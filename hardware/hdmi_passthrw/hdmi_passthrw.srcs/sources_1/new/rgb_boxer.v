==> flow/design.v <==
`timescale 1ns / 1ps
module rgb_boxer( 
    input wire clk,
    input wire resetn,
    (* X_INTERFACE_INFO = "xilinx.com:interface:vid_io:1.0 RGB_i DATA" *)
    input wire [23:0] vid_pData_i,
    (* X_INTERFACE_INFO = "xilinx.com:interface:vid_io:1.0 RGB_i HSYNC" *)
    input wire vid_pHSync_i,
    (* X_INTERFACE_INFO = "xilinx.com:interface:vid_io:1.0 RGB_i VSYNC" *)
    input wire vid_pVSync_i,
    (* X_INTERFACE_INFO = "xilinx.com:interface:vid_io:1.0 RGB_i ACTIVE_VIDEO" *)
    input wire vid_pVDE_i,
    (* X_INTERFACE_INFO = "xilinx.com:interface:vid_io:1.0 RGB_o DATA" *)
    output wire [23:0] vid_pData_o,
    (* X_INTERFACE_INFO = "xilinx.com:interface:vid_io:1.0 RGB_o HSYNC" *)
    output wire vid_pHSync_o,
    (* X_INTERFACE_INFO = "xilinx.com:interface:vid_io:1.0 RGB_o VSYNC" *)
    output wire vid_pVSync_o,
    (* X_INTERFACE_INFO = "xilinx.com:interface:vid_io:1.0 RGB_o ACTIVE_VIDEO" *)
    output wire vid_pVDE_o,
    input wire sw_reset,
    input wire box_en,
    input wire [31:0] top_left,
    input wire [31:0] bottom_right,
    input wire [7:0]  thickness,
    input wire [23:0] color
    );
    reg [2:0] curr_state;
    reg [31:0] hor_count;
    reg [31:0] ver_count;
    reg vsync_d1r;
    reg hsync_d1r;
    always @(posedge clk) begin
        if(~sw_reset | ~resetn) begin
            curr_state <= 3'b000;  
            hor_count <= 32'b0;
            ver_count <= 32'b0;
            vsync_d1r <= 1'b0;
            hsync_d1r <= 1'b0;
        end else begin
            vsync_d1r <= vid_pVSync_i;
            hsync_d1r <= vid_pHSync_i;    
            case(curr_state)
                3'b000: begin
                    curr_state <= 3'b001;
                end
                3'b001: begin
                        ver_count[31:0] <= 32'b0;
                        if(vsync_d1r & ~vid_pVSync_i) begin
                            curr_state <= 3'b010;
                        end
                 end
                 3'b010: begin
                    if(vid_pVDE_i) begin
                        hor_count[31:0] <= hor_count[31:0] + 32'b1;
                    end else begin
                        if(vid_pHSync_i & ~hsync_d1r) begin  
                            if(hor_count[31:0] != 32'b0) begin
                                hor_count[31:0] <= 32'b0;
                                ver_count[31:0] <= ver_count[31:0] + 32'b1;
                            end
                        end
                        if(vid_pVSync_i) begin
                            curr_state <= 3'b001;
                        end
                    end
                 end
                 3'b100: begin
                 end
            endcase
        end
    end  
    reg [63:0] outter_box;
    reg [63:0] inner_box;
    always @(posedge clk) begin
        if(~resetn | ~sw_reset) begin
            outter_box <= 64'b0;
            inner_box <= 64'b0;
        end else begin
            if(top_left[15:0] > {8'b0, thickness[7:0]}) 
                outter_box[15:0] <= top_left[15:0] - {8'b0, thickness[7:0]};  
            else
                outter_box[15:0] <= 16'b0;
            if(top_left[31:16] > {8'b0, thickness[7:0]}) 
                outter_box[31:16] <= top_left[31:16] - {8'b0, thickness[7:0]};
            else
                outter_box[31:16] <= 16'b0;
            outter_box[47:32] <= bottom_right[15:0] + {8'b0, thickness[7:0]};
            outter_box[63:48] <= bottom_right[31:16] + {8'b0, thickness[7:0]};
            inner_box[15:0] <= top_left[15:0] + {8'b0, thickness[7:0]};
            inner_box[31:16] <= top_left[31:16] + {8'b0, thickness[7:0]};
            inner_box[47:32] <= bottom_right[15:0] - {8'b0, thickness[7:0]};
            inner_box[63:48] <= bottom_right[31:16] - {8'b0, thickness[7:0]};
        end
    end
    wire inside_outter;
    wire inside_inner;
    inrange I_outside( 
        .x(hor_count),
        .y(ver_count),
        .x1(outter_box[15:0]),
        .y1(outter_box[31:16]),
        .x2(outter_box[47:32]),
        .y2(outter_box[63:48]),
        .is_inside(inside_outter)
        );
    inrange I_inside( 
        .x(hor_count),
        .y(ver_count),
        .x1(inner_box[15:0]),
        .y1(inner_box[31:16]),
        .x2(inner_box[47:32]),
        .y2(inner_box[63:48]),
        .is_inside(inside_inner)
        );
    assign inrange = inside_outter & ~inside_inner;
    assign vid_pHSync_o = vid_pHSync_i;
    assign vid_pVSync_o = vid_pVSync_i;
    assign vid_pVDE_o = vid_pVDE_i;
    assign vid_pData_o = (inrange & box_en) ? (color) : (vid_pData_i);
endmodule
module inrange(
    input wire [31:0] x,
    input wire [31:0] y,
    input wire [31:0] x1,
    input wire [31:0] x2,
    input wire [31:0] y1,
    input wire [31:0] y2,
    output wire is_inside
);
    assign is_inside = (x >= x1) & (x <= x2) & (y >= y1) & (y <= y2);
endmodule
# Reports on rgb_boxer
# Tool output for the design above, in the order of the flow.
# Lines are those of the file above, counted from 1.
# Operators: Yosys type, input widths -> output width; for muxes data width and select width s.
# A cell with - has no value.
# setup
top_module	rgb_boxer
clock	clk
library	sky130hd
corner	tt_025C_1v80

# After elaboration
# Yosys after proc, flatten, opt, wreduce and memory -nomap, before mapping. Memory bits, and registers merged into a memory's read port (data or address), are not among the register bits. Print and check cells are not counted. Equal cells are merged and count once.
# word_totals
elab_cells	81
reg_bits	197
# op_classes
logic	18
n_eq	7
compare	10
mux	12
n_addsub	10
reduce_and_logical	11
# ops
op	count
$mux 32	6
$ge 32x16->1	4
$le 32x16->1	4
$add 16x8->16	4
$sub 16x8->16	4
$add 32x1->32 const B	2
$pmux 32 s2	1
$gt 16x8->1	2
$reduce_bool 32->1	1
$mux 24	1
$and 1x1->1	10
$ne 2x2->1 const B	5
$pmux 3 s3	1
$mux 3	3
$reduce_and 4->1	2
$not 1->1	7
$reduce_bool 2->1	3
$reduce_or 2->1	2
$eq 3x1->1 const B	1
$eq 3x2->1 const B	1
$logic_not 3->1	1
$reduce_and 3->1	1
$reduce_bool 3->1	1
$or 1x1->1	1

# Longest topological paths
# Yosys ltp: most cells in a row. Word level: on the elaborated netlist, between registers, memories and ports. Mapped: between sequential cells and ports; inverters and the memories' decode and read muxes count.
# logic_depth
word_depth	8
abc_area	0
depth_mapped	12
depth_no_buf	11

# Synthesis result
# The flow's flattened synthesis, as Yosys stat reports it; memories are mapped. The netlist is that of the ABC_AREA named above (0 if unset); the other value can give another one.
# The area totals of this step are shown rounded.
# by_type
type	count	type_area_um2
sky130_fd_sc_hd__dfxtp_1	195	3.9E+03
sky130_fd_sc_hd__ha_1	193	2.41E+03
sky130_fd_sc_hd__nor2_1	211	792.01
sky130_fd_sc_hd__xor2_1	80	700.672
sky130_fd_sc_hd__inv_1	176	660.634
sky130_fd_sc_hd__a21oi_1	100	500.48
sky130_fd_sc_hd__xnor2_1	57	499.229
sky130_fd_sc_hd__mux2_4	20	300.288
sky130_fd_sc_hd__o21ai_0	60	300.288
sky130_fd_sc_hd__nand3_1	58	290.278
sky130_fd_sc_hd__nand2_1	68	255.245
sky130_fd_sc_hd__and3_1	34	212.704
sky130_fd_sc_hd__nor2b_1	28	175.168
sky130_fd_sc_hd__nor3_1	35	175.168
sky130_fd_sc_hd__nand4_1	26	162.656
sky130_fd_sc_hd__fa_1	8	160.154
sky130_fd_sc_hd__or3_1	24	150.144
sky130_fd_sc_hd__clkbuf_1	36	135.13
# Other cell types: 47; their cells: 186.
# mapped
seqArea_mm2	0.0039
synth_area_mm2	0.0132
buf_cells	43
ffs	195
cell_count	1595
# By module: a second synthesis without flattening, with its own total; a netlist apart from the flattened one above.
# unflattened
cells_unflattened	2219
area_unflattened_mm2	0.0173
# Each row is one instance without its submodules.
# by_module
mod	seq_area_mm2	instances	n_cells	mod_area_mm2
rgb_boxer	0.0039	1	1317	0.011
inrange	0	2	451	0.00319

# Timing after synthesis
# OpenSTA on the mapped netlist: ideal clock, no wires. The path of least setup slack (recovery checks aside). Input and output delay are each 20% of the period. Register names are those of the netlist, which keeps one name where synthesis merged equal registers.
# synth_path
kind	flip-flop to output port
startpoint	reg ver_count[11]
endpoint	out vid_pData_o[10]
slack_ps	571
t_first_pin_ps	0
stages	11
t_required_ps	3560
clock_period_ps	4450
arrival_time_ps	2989
path_delay_ps	2989
out_delay_ps	890
path_buffers	2
period_less_setup_slack_ps	3879
# "path_delay_ps" is the arrival time less input delay plus setup time.
# At an output port there is no setup time.
# "stages" counts driving pins, that of a launching flip-flop among them; a cell with two outputs on the path counts twice.
# "period_less_setup_slack_ps" = period - worst setup slack (recovery checks aside). The figure is calculated, with input and output delays left at 20% of the set period.
# Between the ends stands the longest chain of elaborated cells between them, by number of cells; it is not shown to be the way that was timed. Of several equally long chains one is given.
# Each line given opens the expression or statement behind the cell; cells for indexed reads and writes are added by Yosys, which also makes memories of some case tables.
# At most two assigning lines are given for a register; there are more.
# synth_via
cell_sequence	sky130_fd_sc_hd__dfxtp_1 -> sky130_fd_sc_hd__ha_1 -> sky130_fd_sc_hd__nand4_1 -> sky130_fd_sc_hd__or4_1 -> sky130_fd_sc_hd__or3_1 -> sky130_fd_sc_hd__o2bb2ai_1 -> sky130_fd_sc_hd__or4_1 -> sky130_fd_sc_hd__a41o_1 -> sky130_fd_sc_hd__buf_6 -> sky130_fd_sc_hd__buf_12 -> sky130_fd_sc_hd__mux2_4
elab_chain_len	7
# synth_rtl
item	line_no	source
start, declared	30	reg [31:0] ver_count;
start, assigned	37	ver_count <= 32'b0;
start, assigned	60	ver_count[31:0] <= ver_count[31:0] + 32'b1;
$ge 32x16->1	131	assign is_inside = (x >= x1) & (x <= x2) & (y >= y1) & (y <= y2);
$and 1x1->1 (2 in a row)	131
$not 1->1	116	assign inrange = inside_outter & ~inside_inner;
$and 1x1->1	116
$and 1x1->1	120	assign vid_pData_o = (inrange & box_en) ? (color) : (vid_pData_i);
$mux 24	120
end, declared	14	output wire [23:0] vid_pData_o,

# Worst path after layout
# Path of least setup slack in the final report of stored run 1 (OpenROAD, finished layout, wires in). Where an end is a register, its clock arrival counts in the times.
# The path's times are printed in steps of 10 ps; the period is the one set.
# layout_path
kind	flip-flop to output port
startpoint	reg outter_box[56]
endpoint	out vid_pData_o[13]
t_first_pin_ps	450
t_required_ps	3580
clock_period_ps	4470
slack_ps	100
path_buffers	2
arrival_time_ps	3470
out_delay_ps	890
stages	12
# Between the ends stands the longest chain of elaborated cells between them, by number of cells; it is not shown to be the way that was timed. Of several equally long chains one is given.
# layout_via
cell_sequence	sky130_fd_sc_hd__dfxtp_1 -> sky130_fd_sc_hd__inv_1 -> sky130_fd_sc_hd__ha_1 -> sky130_fd_sc_hd__nand4_1 -> sky130_fd_sc_hd__or4_4 -> sky130_fd_sc_hd__or3_1 -> sky130_fd_sc_hd__o2bb2ai_1 -> sky130_fd_sc_hd__or4_1 -> sky130_fd_sc_hd__a41o_4 -> sky130_fd_sc_hd__buf_8 -> sky130_fd_sc_hd__mux2_4 -> sky130_fd_sc_hd__buf_6
elab_chain_len	5
# layout_rtl
item	line_no	source
start, declared	73	reg [63:0] outter_box;
start, assigned	77	outter_box <= 64'b0;
start, assigned	89	outter_box[63:48] <= bottom_right[31:16] + {8'b0, thickness[7:0]};
$le 32x16->1	131	assign is_inside = (x >= x1) & (x <= x2) & (y >= y1) & (y <= y2);
$and 1x1->1	131
$and 1x1->1	116	assign inrange = inside_outter & ~inside_inner;
$and 1x1->1	120	assign vid_pData_o = (inrange & box_en) ? (color) : (vid_pData_i);
$mux 24	120
end, declared	14	output wire [23:0] vid_pData_o,

# Measured results for rgb_boxer: 2 stored runs of the Yosys and OpenROAD flow on sky130hd. The settings differ; the order carries no meaning. The constraints put input and output delay at 20% of the set period each and load the outputs with 0.01 pF.
# By "achievedPeriod_ps" is meant the clock period of the run minus its worst setup slack. This is arithmetic on one report: input and output delays are still those of the set period (20% each).
# By "timing.worst_path_ps" is meant the share of the clock period that the worst setup path is allowed (20% is reserved at inputs, 20% at outputs), minus its slack. Clock arrival times at its registers enter into it.
# "final_power_uw": no workload was simulated; the value follows from the tool's default switching activity.
# "timing.worst_path_ps" is known to 10 ps.
# The results are shown rounded.
# Settings: . = not set for that run.
name,stored run 1,stored run 2
period_ns,4.47,2.89
CORE_UTILIZATION,32,29
PLACE_DENSITY,0.54,0.81
CORE_ASPECT_RATIO,0.66,.
CTS_CLUSTER_DIAMETER,275,.
MAX_ROUTING_LAYER,met4,met5
CAP_MARGIN,20,20
CORE_MARGIN,2,2
SLEW_MARGIN,20,20
SETUP_SLACK_MARGIN,.,0.53
TNS_END_PERCENT,.,20
GPL_TIMING_DRIVEN,.,0
GPL_ROUTABILITY_DRIVEN,.,0
fin_util_frac,0.405,0.403
final_power_uw,4340,7080
timing.worst_path_ps,3470,3790
worst_setup_path_type,flip-flop to output port,flip-flop to output port
ws_setup_ps,102,-1480
synth_area_mm2,0.0132,0.0132
achievedPeriod_ps,4368,4373
timing.hold.ws_ps,444,500
finish.stdcell_area_mm2,0.0165,0.0182
setup_tns_ps,0,-35100
total_die_area_mm2,0.043,0.0474
