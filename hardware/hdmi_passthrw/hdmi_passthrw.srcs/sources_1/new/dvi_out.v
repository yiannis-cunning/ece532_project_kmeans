==> flow/design.v <==
`timescale 1ns / 1ps
module dvi_out(
    input wire clk,
    input wire resetn,
    (* X_INTERFACE_INFO = "xilinx.com:interface:vid_io:1.0 RGB DATA" *)
    output wire [23:0] vid_pData,
    (* X_INTERFACE_INFO = "xilinx.com:interface:vid_io:1.0 RGB HSYNC" *)
    output wire vid_pHSync,
    (* X_INTERFACE_INFO = "xilinx.com:interface:vid_io:1.0 RGB VSYNC" *)
    output wire vid_pVSync,
    (* X_INTERFACE_INFO = "xilinx.com:interface:vid_io:1.0 RGB ACTIVE_VIDEO" *)
    output wire vid_pVDE,
    (* mark_debug = "true" *) input wire [31:0] m_axis_tdata,
    (* mark_debug = "true" *) input wire m_axis_tlast,
    (* mark_debug = "true" *) output wire m_axis_tready,
    (* mark_debug = "true" *) input wire m_axis_tvalid,
    input wire sw_resetn,
    input wire [31:0] hdim_m1,
    input wire [31:0] vdim_m1,
    input wire [31:0] ref_rate,
    output err_r
    );
    reg [2:0] h_state;
    reg [31:0] counter;
    reg hup;
    always @(posedge clk) begin
        if(~resetn | ~sw_resetn) begin
            h_state <= 3'b000;
            counter <= 32'b0;
            hup <= 1'b0;
        end else begin
            case(h_state)
                3'b000: begin
                    h_state <= 3'b011;
                    counter <= 32'b0;
                end
                3'b011: begin
                    hup <= 1'b0;
                    if(counter < 50) begin
                        counter <= counter + 32'b1;
                    end else begin
                        counter <= 32'b0;
                        h_state <= 3'b001;
                    end
                end  
                3'b001: begin
                    if(counter < 200) begin
                        counter <= counter + 32'b1;
                    end else begin
                        counter <= 32'b0;
                        h_state <= 3'b100;
                    end
                end  
                3'b100: begin
                    if(counter < hdim_m1) begin
                        counter <= counter + 32'b1;
                    end else begin
                        counter <= 32'b0;
                        h_state <= 3'b010;
                    end
                end  
                3'b010: begin
                    if(counter < 100) begin
                        counter <= counter + 32'b1;
                    end else begin
                        counter <= 32'b0;
                        h_state <= 3'b011;
                        hup <= 1'b1;
                    end
                end  
            endcase
        end
    end  
    wire [23:0] data;
    assign data[23:0] = 24'h123456;
    reg [2:0] v_state;
    reg [31:0] vcount;
    reg pull_data;
    always @(posedge clk) begin
        if(~resetn | ~sw_resetn) begin
            v_state <= 3'b000;
            vcount <= 32'b0;
            pull_data <= 1'b0;
        end else begin
            if(hup) begin
                case(v_state)
                3'b000: begin
                    v_state <= 3'b001;
                    vcount <= 32'b0;
                 end
                3'b001: begin
                    if(vcount < ref_rate) begin
                        vcount <= vcount + 32'b1;
                    end else begin
                        if(m_axis_tvalid) begin  
                            pull_data <= 1'b1;
                        end else begin
                            pull_data <= 1'b0;
                        end
                        vcount <= 32'b0;
                        v_state <= 3'b100;
                    end
                end
                3'b100: begin
                    if(vcount < vdim_m1) begin
                        vcount <= vcount + 32'b1;
                    end else begin
                        vcount <= 32'b0;
                        v_state <= 3'b010;
                    end
                end
                3'b010: begin
                    if(vcount <= 5) begin
                        vcount <= vcount + 32'b1;
                    end else begin
                        vcount <= 32'b0;
                        v_state <= 3'b011;
                    end
                end
                3'b011: begin
                    if(vcount <= 5) begin
                        vcount <= vcount + 32'b1;
                    end else begin
                        vcount <= 32'b0;
                        v_state <= 3'b001;
                    end
                end
                endcase
            end
        end
    end  
    assign vid_pHSync = (h_state == 3'b011);
    assign vid_pVSync = (v_state == 3'b011);
    assign vid_pVDE = (h_state == 3'b100) & (v_state == 3'b100);
    assign vid_pData[23:0] = (pull_data) ? (m_axis_tdata[23:0]) : (data);
    assign m_axis_tready = (pull_data) ? ((h_state == 3'b100) & (v_state == 3'b100)) : (1'b0);
    assign error = m_axis_tready & ~m_axis_tvalid;
    reg err_r;
    always @(posedge clk) begin
        if(~resetn | ~sw_resetn) begin
            err_r <= 1'b0;
        end else begin
            if(error) begin
                err_r <= 1'b1;
            end else
                err_r <= err_r;
        end
    end
endmodule
## Reports on dvi_out

What the tools print for dvi_out, step after step.
Line numbers count from 1 in the design file above.
Cell names lack the library's common part.
A cell with n/a has no value.

| inputs | value |
|---|---|
| design top | dvi_out |
| clock | clk |
| standard-cell library | sky130hd |
| timing corner | tt_025C_1v80 |

## Elaborated design

Counts by Yosys on the flattened word-level netlist (proc, flatten, opt, wreduce; memories kept). Register bits leave out memories and registers merged into their read ports (data or address). Print and check cells are left out. Cells with the same type and inputs are merged into one.

| bit counts | value |
|---|---|
| bits in registers | 73 |
| bits in latches | 0 |
| bits in writable memories | 0 |
| ROM bits | 0 |
| word width x clocked read ports | 0 |
| memory cells | 0 |
| input bits | 133 |
| output and inout bits | 29 |
| word-level cells | 74 |

| operators by class | value |
|---|---|
| $add $sub $neg | 2 |
| multiply operators | 0 |
| divide/modulo/power cells | 0 |
| $lt $le $gt $ge | 7 |
| eq/ne operators | 16 |
| shifts and indexed selects | 0 |
| muxes and demuxes | 24 |
| bitwise logic cells | 7 |
| reductions and logical operators | 11 |

Operator list:

| cell | number |
|---|---|
| 32-bit 2-to-1 mux | 7 |
| 32-bit case mux with 5-bit select | 1 |
| 32-bit case mux with 4-bit select | 1 |
| 32-bit less-than comparator | 3 |
| 32-bit by 1-bit adder with 32-bit output (second input constant) | 2 |
| 32-bit by 3-bit less-or-equal comparator with 1-bit output (second input constant) | 1 |
| 32-bit by 6-bit less-than comparator with 1-bit output (second input constant) | 1 |
| 32-bit by 7-bit less-than comparator with 1-bit output (second input constant) | 1 |
| 32-bit by 8-bit less-than comparator with 1-bit output (second input constant) | 1 |
| 3-bit case mux with 5-bit select | 2 |
| 24-bit 2-to-1 mux | 1 |
| 3-bit 2-to-1 mux | 8 |
| 2-bit != test (second input constant) | 8 |
| 3-bit by 2-bit == test with 1-bit output (second input constant) | 4 |
| 5-bit nonzero test | 2 |
| 3-bit by 1-bit == test with 1-bit output (second input constant) | 2 |
| 3-bit == test (second input constant) | 2 |
| 3-bit logical NOT | 2 |
| 6-bit AND reduction | 1 |
| 5-bit AND reduction | 1 |
| 1-bit inverter | 4 |
| 2-bit AND reduction | 2 |
| 3-bit AND reduction | 1 |
| 1-bit 2-to-1 mux | 3 |
| 1-bit AND | 2 |
| 2-bit nonzero test | 1 |
| 2-bit OR reduction | 1 |
| 1-bit case mux with 2-bit select | 1 |
| 1-bit OR | 1 |

## Depth

Longest topological path by Yosys (ltp), each cell counted once; first at word level (registers and memories cut), then after technology mapping (sequential cells cut; the memories' decode and read muxes count).

| logic depth | value |
|---|---|
| depth after elaboration | 4 |
| ABC_AREA | 0 |
| gate-level depth with buffers | 12 |
| depth with buffers taken out | 11 |

## Netlist

Yosys stat after the flow's synthesis: flattened, memories mapped to cells. It holds for the ABC_AREA given above (unset counts as 0); a run with the other value may have another netlist.
Totals and module areas in this step are rounded.

| synthesis totals | value |
|---|---|
| cell count | 842 |
| mapped area | 0.00637 mm^2 |
| sequential area | 0.00154 mm^2 |
| flip-flops | 77 |
| buffer cells | 20 |

Cells by type:

| type | number | total area (um^2) |
|---|---|---|
| dfxtp_1 | 77 | 1.54E+03 |
| ha_1 | 97 | 1.21E+03 |
| inv_1 | 114 | 427.91 |
| nand2_1 | 83 | 311.549 |
| a21oi_1 | 51 | 255.245 |
| nand3_1 | 50 | 250.24 |
| o21ai_0 | 49 | 245.235 |
| nor2_1 | 62 | 232.723 |
| o311ai_2 | 10 | 162.656 |
| nand4_1 | 24 | 150.144 |
| xor2_1 | 14 | 122.618 |
| and2_1 | 18 | 112.608 |
| nor4_1 | 17 | 106.352 |
| a21o_1 | 14 | 105.101 |
| xnor2_1 | 11 | 96.342 |
| nor3_1 | 19 | 95.091 |
| nand2b_1 | 15 | 93.84 |
| and3_1 | 12 | 75.072 |

Not listed: further types 41, cells in them 105.

## Worst setup path after synthesis

OpenSTA on the mapped netlist: ideal clock, no wires. The path of least setup slack (recovery checks aside). Input and output delay are each 20% of the period. Register names are those of the netlist, which keeps one name where synthesis merged equal registers.

| timing path after synthesis | value |
|---|---|
| kind | input-to-reg |
| start | input port ref_rate[19] |
| end | register vcount[4] |
| period | 3.54 ns |
| input delay | 0.708 ns |
| library setup time | 0.062 ns |
| time at the first pin | 0.708 ns |
| arrival time | 2.944 ns |
| data required time | 3.478 ns |
| setup slack | 0.535 ns |
| delay of the path | 2.298 ns |
| driving pins on the path | 12 |
| buffers on the path | 1 |
| period reached after synthesis | 3.005 ns |

"delay of the path" is the arrival time less input delay plus setup time.
"driving pins on the path" counts driving pins, that of a launching flip-flop among them; a cell with two outputs on the path counts twice.
"period reached after synthesis" is the clock period less the worst setup slack; recovery checks do not enter. This is arithmetic on one report: input and output delays are still those of the set period (20% each).
Between the ends stands the longest chain of elaborated cells between them, by number of cells; it is not shown to be the way that was timed. Of several equally long chains one is given.
Each line given opens the expression or statement behind the cell; cells for indexed reads and writes are added by Yosys, which also makes memories of some case tables.
A register here has more assigning lines than the two given.

| between the ends, after synthesis | value |
|---|---|
| path through | inv_1 -> ha_1 -> a21oi_2 -> o21ai_1 -> a221o_1 -> a2111o_1 -> a21oi_2 -> nand3_2 -> a21o_1 -> buf_6 -> or3_1 -> nand3_1 |
| length of the longest elaborated chain | 3 |
| elaborated cells between the ends (all ways) | 3 |
| source lines of those cells | 2 |
| classes of those cells | compare: 1; mux: 2 |

Ends and longest elaborated chain, after synthesis:

| element | line | RTL |
|---|---|---|
| start: declaration | 20 | `input wire [31:0] ref_rate,` |
| 32-bit less-than comparator | 92 | `if(vcount < ref_rate) begin` |
| 32-bit 2-to-1 mux | 92 |  |
| 32-bit case mux with 4-bit select | 86 | `case(v_state)` |
| end: assignment | 93 | `vcount <= vcount + 32'b1;` |
| end: assignment | 106 | `vcount <= vcount + 32'b1;` |
| end: declaration | 77 | `reg [31:0] vcount;` |

## Path in the finished layout

Path of least setup slack in the final report of flow run 2 (OpenROAD, finished layout, wires in). Where an end is a register, its clock arrival counts in the times.

| timing path after layout | value |
|---|---|
| kind | input-to-reg |
| start | input port hdim_m1[15] |
| end | register counter[27] |
| period | 4.06 ns |
| input delay | 0.81 ns |
| library setup time | 0.13 ns |
| time at the first pin | 0.81 ns |
| arrival time | 3.97 ns |
| data required time | 4.26 ns |
| setup slack | 0.29 ns |
| driving pins on the path | 12 |
| buffers on the path | 2 |

Between the ends stands the longest chain of elaborated cells between them, by number of cells; it is not shown to be the way that was timed. Of several equally long chains one is given.
A register here has more assigning lines than the two given.

| between the ends, after layout | value |
|---|---|
| path through | clkdlybuf4s50_1 -> inv_1 -> ha_1 -> nand4_1 -> nor3_1 -> a221oi_1 -> a311oi_1 -> o32a_1 -> clkbuf_1 -> a21oi_1 -> o21ai_0 -> o31ai_1 |
| length of the longest elaborated chain | 3 |
| elaborated cells between the ends (all ways) | 3 |
| source lines of those cells | 2 |
| classes of those cells | compare: 1; mux: 2 |

Ends and longest elaborated chain, after layout:

| element | line | RTL |
|---|---|---|
| start: declaration | 18 | `input wire [31:0] hdim_m1,` |
| 32-bit less-than comparator | 55 | `if(counter < hdim_m1) begin` |
| 32-bit 2-to-1 mux | 55 |  |
| 32-bit case mux with 5-bit select | 32 | `case(h_state)` |
| end: assignment | 40 | `counter <= counter + 32'b1;` |
| end: assignment | 48 | `counter <= counter + 32'b1;` |
| end: declaration | 24 | `reg [31:0] counter;` |

Record of 2 stored runs of the RTL-to-layout flow on dvi_out, platform sky130hd. The runs are unordered. Constraints: input delay and output delay 20% of the set period each, output load 0.01 pF.
"clock period reached" is the run's clock period less its worst setup slack. It is reckoned from that one timing run; input and output delays stay at 20% of the period that was set.
"time of the worst setup path": the worst setup path's part of the clock period (all of it between registers, 20% less for each end at a port) less its slack. A launch clock that arrives late makes it longer, a capture clock that arrives late makes it shorter.
By "total power of the final layout" is meant OpenSTA's value without simulated activity: inputs other than the clock are taken to toggle once in ten clock periods, and the tool carries that through the logic.
Results are given in rounded form.
Settings: n/a = not set for that run.
A result given as n/a is not shown for that run.

| name | flow run 1 | flow run 2 |
|---|---|---|
| period_ns | 2.08 | 4.06 |
| CORE_UTILIZATION | 67 | 46 |
| PLACE_DENSITY_LB_ADDON | 0.22 | 0.1 |
| CORE_MARGIN | 3 | 2 |
| CELL_PAD_IN_SITES_DETAIL_PLACEMENT | 2 | 0 |
| TNS_END_PERCENT | 55 | n/a |
| GPL_TIMING_DRIVEN | 1 | 0 |
| CTS_CLUSTER_SIZE | 93 | n/a |
| CAP_MARGIN | 20 | 20 |
| SLEW_MARGIN | 20 | 25 |
| SETUP_SLACK_MARGIN | n/a | 0.05 |
| ABC_AREA | n/a | 0 |
| CTS_CLUSTER_DIAMETER | n/a | 342 |
| utilization in the final report | n/a | 0.615 |
| time of the worst setup path (ns) | n/a | 2.96 |
| worst path kind | n/a | input-to-reg |
| die footprint (mm^2) | n/a | 0.0148 |
| final worst hold slack (ns) | n/a | 0.477 |
| cell area after synthesis (mm^2) | n/a | 0.00637 |
| sum of negative setup slack (ns) | n/a | 0.000 |
| lowest setup slack (ns) | n/a | 0.292 |
| total power of the final layout (mW) | n/a | 1.84 |
| standard-cell area of the final layout (mm^2) | n/a | 0.00844 |
| clock period reached (ns) | n/a | 3.768 |

Flow run 1: no results, placement failed with FLW-0024
